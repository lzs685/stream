==> flow/design.v <==
`timescale 1 ns / 1 ps
	module myip2_v1_0_lzs_m
	(
	    input wire din,
		input wire  M_AXIS_ACLK,
		input wire  M_AXIS_ARESETN,
		input wire  M_AXIS_TREADY,
		output wire  M_AXIS_TVALID,
		output wire [31: 0] M_AXIS_TDATA
	);
	reg clk_en;
	reg valid;           assign  M_AXIS_TVALID=valid;
	reg [31:0]axi_data;  assign  M_AXIS_TDATA=axi_data;
	 assign ready=M_AXIS_TREADY;
	reg [9:0]div_cnt;
	reg [3:0]num_cnt;
	reg [7:0]data;
	reg[31:0]data_out;
	reg [2:0] i;
	reg rx_en;
	parameter IDLE= 2'b00;
    parameter JISHU=2'b01;
    parameter THREE=2'b10;
	parameter FOUR=2'b11;
	reg [1:0]state;
    reg din0,din1,din2,din3;   
    always @ (posedge M_AXIS_ACLK or negedge M_AXIS_ARESETN) begin
      if(!M_AXIS_ARESETN) begin
              din0 <= 1'b0;
              din1 <= 1'b0;
              din2 <= 1'b0;
              din3 <= 1'b0;
          end
      else begin
              din0 <= din;
              din1 <= din0;
              din2 <= din1;
              din3 <= din2;
          end
    end
   wire neg_din;
   assign neg_din = din3 & din2 & ~din1 & ~din0;
    always @(posedge M_AXIS_ACLK or negedge M_AXIS_ARESETN)begin
                 if(!M_AXIS_ARESETN)begin
                 clk_en<=0;
                 end
                 else if(div_cnt==10'd434)begin
                   clk_en<=1;
                 end
                 else begin
                  clk_en<=0;
                 end
             end
	   always @(posedge M_AXIS_ACLK or negedge M_AXIS_ARESETN)begin
            if(!M_AXIS_ARESETN)begin
                div_cnt<=0;
            end
            else if(rx_en)begin
                  if(div_cnt==10'd868)
                     div_cnt<=0;
                  else 
                     div_cnt<=div_cnt+1;
                end
                else div_cnt<=0;
        end
            always  @(posedge M_AXIS_ACLK or negedge M_AXIS_ARESETN)begin
           if(!M_AXIS_ARESETN)begin
               num_cnt<=0; 
                 end
             else      
                 if(clk_en)begin
                    if(num_cnt==4'd9)begin
                      num_cnt<=0; end
                      else begin num_cnt<=num_cnt+1;  end
               end
       end	
	   always @(posedge M_AXIS_ACLK or negedge M_AXIS_ARESETN)begin
          if(!M_AXIS_ARESETN)begin 
            data<=0;
            end
            else if(clk_en)begin
            case(num_cnt)
             4'd1:data[0]<=din;
             4'd2:data[1]<=din;
             4'd3:data[2]<=din;
             4'd4:data[3]<=din;
             4'd5:data[4]<=din;
             4'd6:data[5]<=din;
             4'd7:data[6]<=din;
             4'd8:data[7]<=din;
            default: ;
            endcase
            end
            end
  always@(posedge M_AXIS_ACLK or negedge M_AXIS_ARESETN)begin
         if(!M_AXIS_ARESETN) rx_en<=0;
         else if(neg_din)begin
         rx_en<=1'b1;
         end
         else if(clk_en&&num_cnt==4'd9)begin
         rx_en<=0;
         end
         end	 
    always @ (posedge M_AXIS_ACLK or negedge M_AXIS_ARESETN) begin
      if(!M_AXIS_ARESETN) begin
      state<=IDLE; i<=0; valid=0;axi_data=0;data_out=0;end
	  else case(state)
	  IDLE: begin
	       valid<=0;
	       if(rx_en)                  
		   state<=JISHU;
           if(i==3'd4) begin
		   state<=FOUR;  axi_data<=data_out; i<=0;
		   end
		   end
     JISHU: begin 
	           if(clk_en&&num_cnt==4'd9)begin
			     i<=i+1;
				 state<=THREE;
			end
		 end
	THREE: begin
            case(i)
		    3'd1:data_out[7:0]<=data;
            3'd2:data_out[15:8]<=data;
            3'd3:data_out[23:16]<=data;
            3'd4:data_out[31:24]<=data;
			endcase
			state<=IDLE; 
			end
     FOUR: begin
	        valid<=1;
			if(ready==1)begin
			state<=IDLE;
			end
			end
		endcase
   end
    endmodule   
Tool chain data of myip2_v1_0_lzs_m
The steps from the RTL of myip2_v1_0_lzs_m to its reports follow in flow order.
Lines are those of the file above, counted from 1.
Cell names lack the library's common part.
Not given: n/a
Inputs
  top: myip2_v1_0_lzs_m
  clock input: M_AXIS_ACLK
  library: sky130hd
  timing corner: tt_025C_1v80

Word-level counts
Yosys after proc, flatten, opt, wreduce and memory -nomap, before mapping. Memory bits, and registers merged into a memory's read port (data or address), are not among the register bits. Print and check cells are not counted. Equal cells are merged and count once.
Operators by class
  reductions and logical operators: 21
  bitwise logic cells: 5
  eq/ne operators: 22
  muxes and demuxes: 15
  add/subtract/negate cells: 3
Operators with widths (count)
  AND reduction 2 bit: 13
  2-to-1 mux 10 bit: 2
  equality test 4 x 3 -> 1 bit with constant B: 4
  adder 10 x 1 -> 10 bit with constant B: 1
  equality test 10 bit with constant B: 1
  equality test 10 x 9 -> 1 bit with constant B: 1
  equality test 4 x 2 -> 1 bit with constant B: 2
  equality test 4 bit with constant B: 2
  parallel mux 2 bit (select 4 bit): 1
  2-to-1 mux 2 bit: 4
  inequality test 2 bit with constant B: 3
  nonzero test 2 bit: 3
  equality test 3 x 2 -> 1 bit with constant B: 2
  parallel mux 3 bit (select 2 bit): 1
  2-to-1 mux 3 bit: 2
  equality test 2 bit with constant B: 2
  adder 4 x 1 -> 4 bit with constant B: 1
  equality test 4 x 1 -> 1 bit with constant B: 1
  AND reduction 4 bit: 1
  nonzero test 4 bit: 1
  2-to-1 mux 4 bit: 1
  AND 1 bit: 3
  adder 3 x 1 -> 3 bit with constant B: 1
  equality test 3 x 1 -> 1 bit with constant B: 1
  equality test 3 bit with constant B: 1
  inequality test 3 bit with constant B: 1
  AND reduction 3 bit: 1
  2-to-1 mux 1 bit: 3
Not listed: further kinds 5, cells in them 6.
Word-level totals
  register bits after elaboration: 98
  input port bits: 4
  cells after elaboration: 90

Logic depth
Yosys ltp: most cells in a row. Word level: on the elaborated netlist, between registers, memories and ports. Mapped: between sequential cells and ports; inverters and the memories' decode and read muxes count.
Logic depth
  word-level depth: 4
  ABC_AREA: 0
  mapped depth: 6
  gate-level depth less buffers: 5

Mapped cells and area
Source: synth_stat.txt of the flow (Yosys; design flattened, memories mapped). It holds for the ABC_AREA given above (unset counts as 0); a run with the other value may have another netlist.
Synthesis totals
  chip area (Yosys): 4068.9 sq um
  flip-flop cells: 100
  sequential area: 2503.7 sq um
  cells in the netlist: 290
Cells by type (count)
  dfrtp_1: 99
  mux2_2: 69
  ha_1: 8
  nand3_1: 10
  o21ai_0: 10
  inv_1: 12
  nor2_1: 10
  mux2_1: 3
  a21oi_1: 6
  dfstp_2: 1
  nand2_1: 7
  xnor2_1: 3
  nor2b_1: 4
  or3_1: 4
  a311o_1: 2
  nand4_1: 3
  nor4_1: 3
  nand4b_1: 2
Not listed: further types 25, cells in them 34.

Path before layout
Source: OpenSTA report_checks on the synthesized netlist (no wires, ideal clock, input and output delay 20% of the period each), path of least setup slack; recovery checks are left aside. Register names are those of the netlist, which keeps one name where synthesis merged equal registers.
Timing path after synthesis
  path kind: register to register
  from: register i[0]
  to: register i[2]
  time at the first pin: 0 ps
  slack: 157 ps
  stages: 5
  delay of the path: 1603 ps
  setup time: 87 ps
  period: 1760 ps
  data required time: 1673 ps
  arrival time: 1516 ps
  synthesis period reached: 1603 ps
"delay of the path" is the arrival time less input delay plus setup time.
"stages": output pins that drive a net of the path, with the launching flip-flop's if there is one; two outputs of one cell count as two.
"synthesis period reached" is the clock period less the worst setup slack; recovery checks do not enter. This is arithmetic on one report: input and output delays are still those of the set period (20% each).
Between the ends stands the longest chain of elaborated cells between them, by number of cells; it is not shown to be the way that was timed. Of several equally long chains one is given.
Each line given opens the expression or statement behind the cell; cells for indexed reads and writes are added by Yosys, which also makes memories of some case tables.
At most two assigning lines are given for a register; there are more.
On the way, after synthesis
  path through: dfrtp_1 > ha_1 > ha_1 > or4_1 > o211ai_1
  length of the longest elaborated chain: 3
  elaborated cells on any way between the ends: 7
Ends and longest elaborated chain, after synthesis
  start, declared: RTL line 19  | reg [2:0] i;
  start, assigned: RTL line 106  | state<=IDLE; i<=0; valid=0;axi_data=0;data_out=0;end
  start, assigned: RTL line 118  | i<=i+1;
  adder 3 x 1 -> 3 bit: RTL line 118
  2-to-1 mux 3 bit: RTL line 117  | if(clk_en&&num_cnt==4'd9)begin
  parallel mux 3 bit (select 2 bit): RTL line 107  | else case(state)
  end, assigned: RTL line 106
  end, assigned: RTL line 118
  end, declared: RTL line 19

Worst path after layout
Path of least setup slack in the final report of run 1 (OpenROAD, finished layout, wires in). Where an end is a register, its clock arrival counts in the times.
The path's times are printed in steps of 10 ps; the period is the one set.
Timing path after layout
  path kind: register to output
  from: register axi_data[17]
  to: output M_AXIS_TDATA[17]
  time at the first pin: 360 ps
  slack: 490 ps
  arrival time: 1300 ps
  external output delay: 450 ps
  stages: 2
  period: 2240 ps
  data required time: 1790 ps
On the way, after layout
  path through: dfrtp_1 > clkdlybuf4s50_1
  length of the longest elaborated chain: 0
  elaborated cells on any way between the ends: 0
  RTL lines with such cells: 0
Ends and longest elaborated chain, after layout
  start, declared: RTL line 13  | reg [31:0]axi_data; assign M_AXIS_TDATA=axi_data;
  start, assigned: RTL line 106  | state<=IDLE; i<=0; valid=0;axi_data=0;data_out=0;end
  start, assigned: RTL line 113  | state<=FOUR; axi_data<=data_out; i<=0;
  end, declared: RTL line 9  | output wire [31: 0] M_AXIS_TDATA

--- measured runs ---
Measured results for myip2_v1_0_lzs_m: 2 stored runs of the Yosys and OpenROAD flow on sky130hd. The settings differ; the order carries no meaning. The constraints put input and output delay at 20% of the set period each and load the outputs with 0.01 pF.
"achieved clock period" is the run's clock period less its worst setup slack. It is reckoned from that one timing run; input and output delays stay at 20% of the period that was set.
"worst setup path time" is the time allowed to the run's worst setup path (the clock period less input and output delay, where it has them) less its slack. Clock arrival times count: a late capture clock shortens it, a late launch clock lengthens it.
"power" rests on the timing tool's default activity at the inputs, not on a simulated workload.
"worst setup path time" is known to 10 ps.
[run 1] settings: period_ns=2.24, CORE_UTILIZATION=54, PLACE_DENSITY=0.44, HOLD_SLACK_MARGIN=-0.09, CELL_PAD_IN_SITES_GLOBAL_PLACEMENT=2, ABC_AREA=0, CAP_MARGIN=15, MIN_ROUTING_LAYER=met1, CORE_MARGIN=2, SLEW_MARGIN=20
[run 1] result: chip area after synthesis (Yosys) 4068.9 sq um, die area 8245.5 sq um, standard-cell area of the final layout 4758.3 sq um, utilization 65.3%, worst setup slack after layout 494 ps, total negative slack 0 ps, power 3.294 mW, achieved clock period 1746 ps, worst setup path time 1300 ps, worst setup path kind register to output
[run 2] settings: period_ns=2.32, CAP_MARGIN=20, CORE_MARGIN=2, CORE_UTILIZATION=40, SLEW_MARGIN=20
[run 2] result: chip area after synthesis (Yosys) 4068.9 sq um, die area 10994.6 sq um, standard-cell area of the final layout 4793.4 sq um, utilization 48.8%, worst setup slack after layout 548 ps, total negative slack 0 ps, power 3.172 mW, achieved clock period 1772 ps, worst setup path time 1310 ps, worst setup path kind register to output
--- end ---
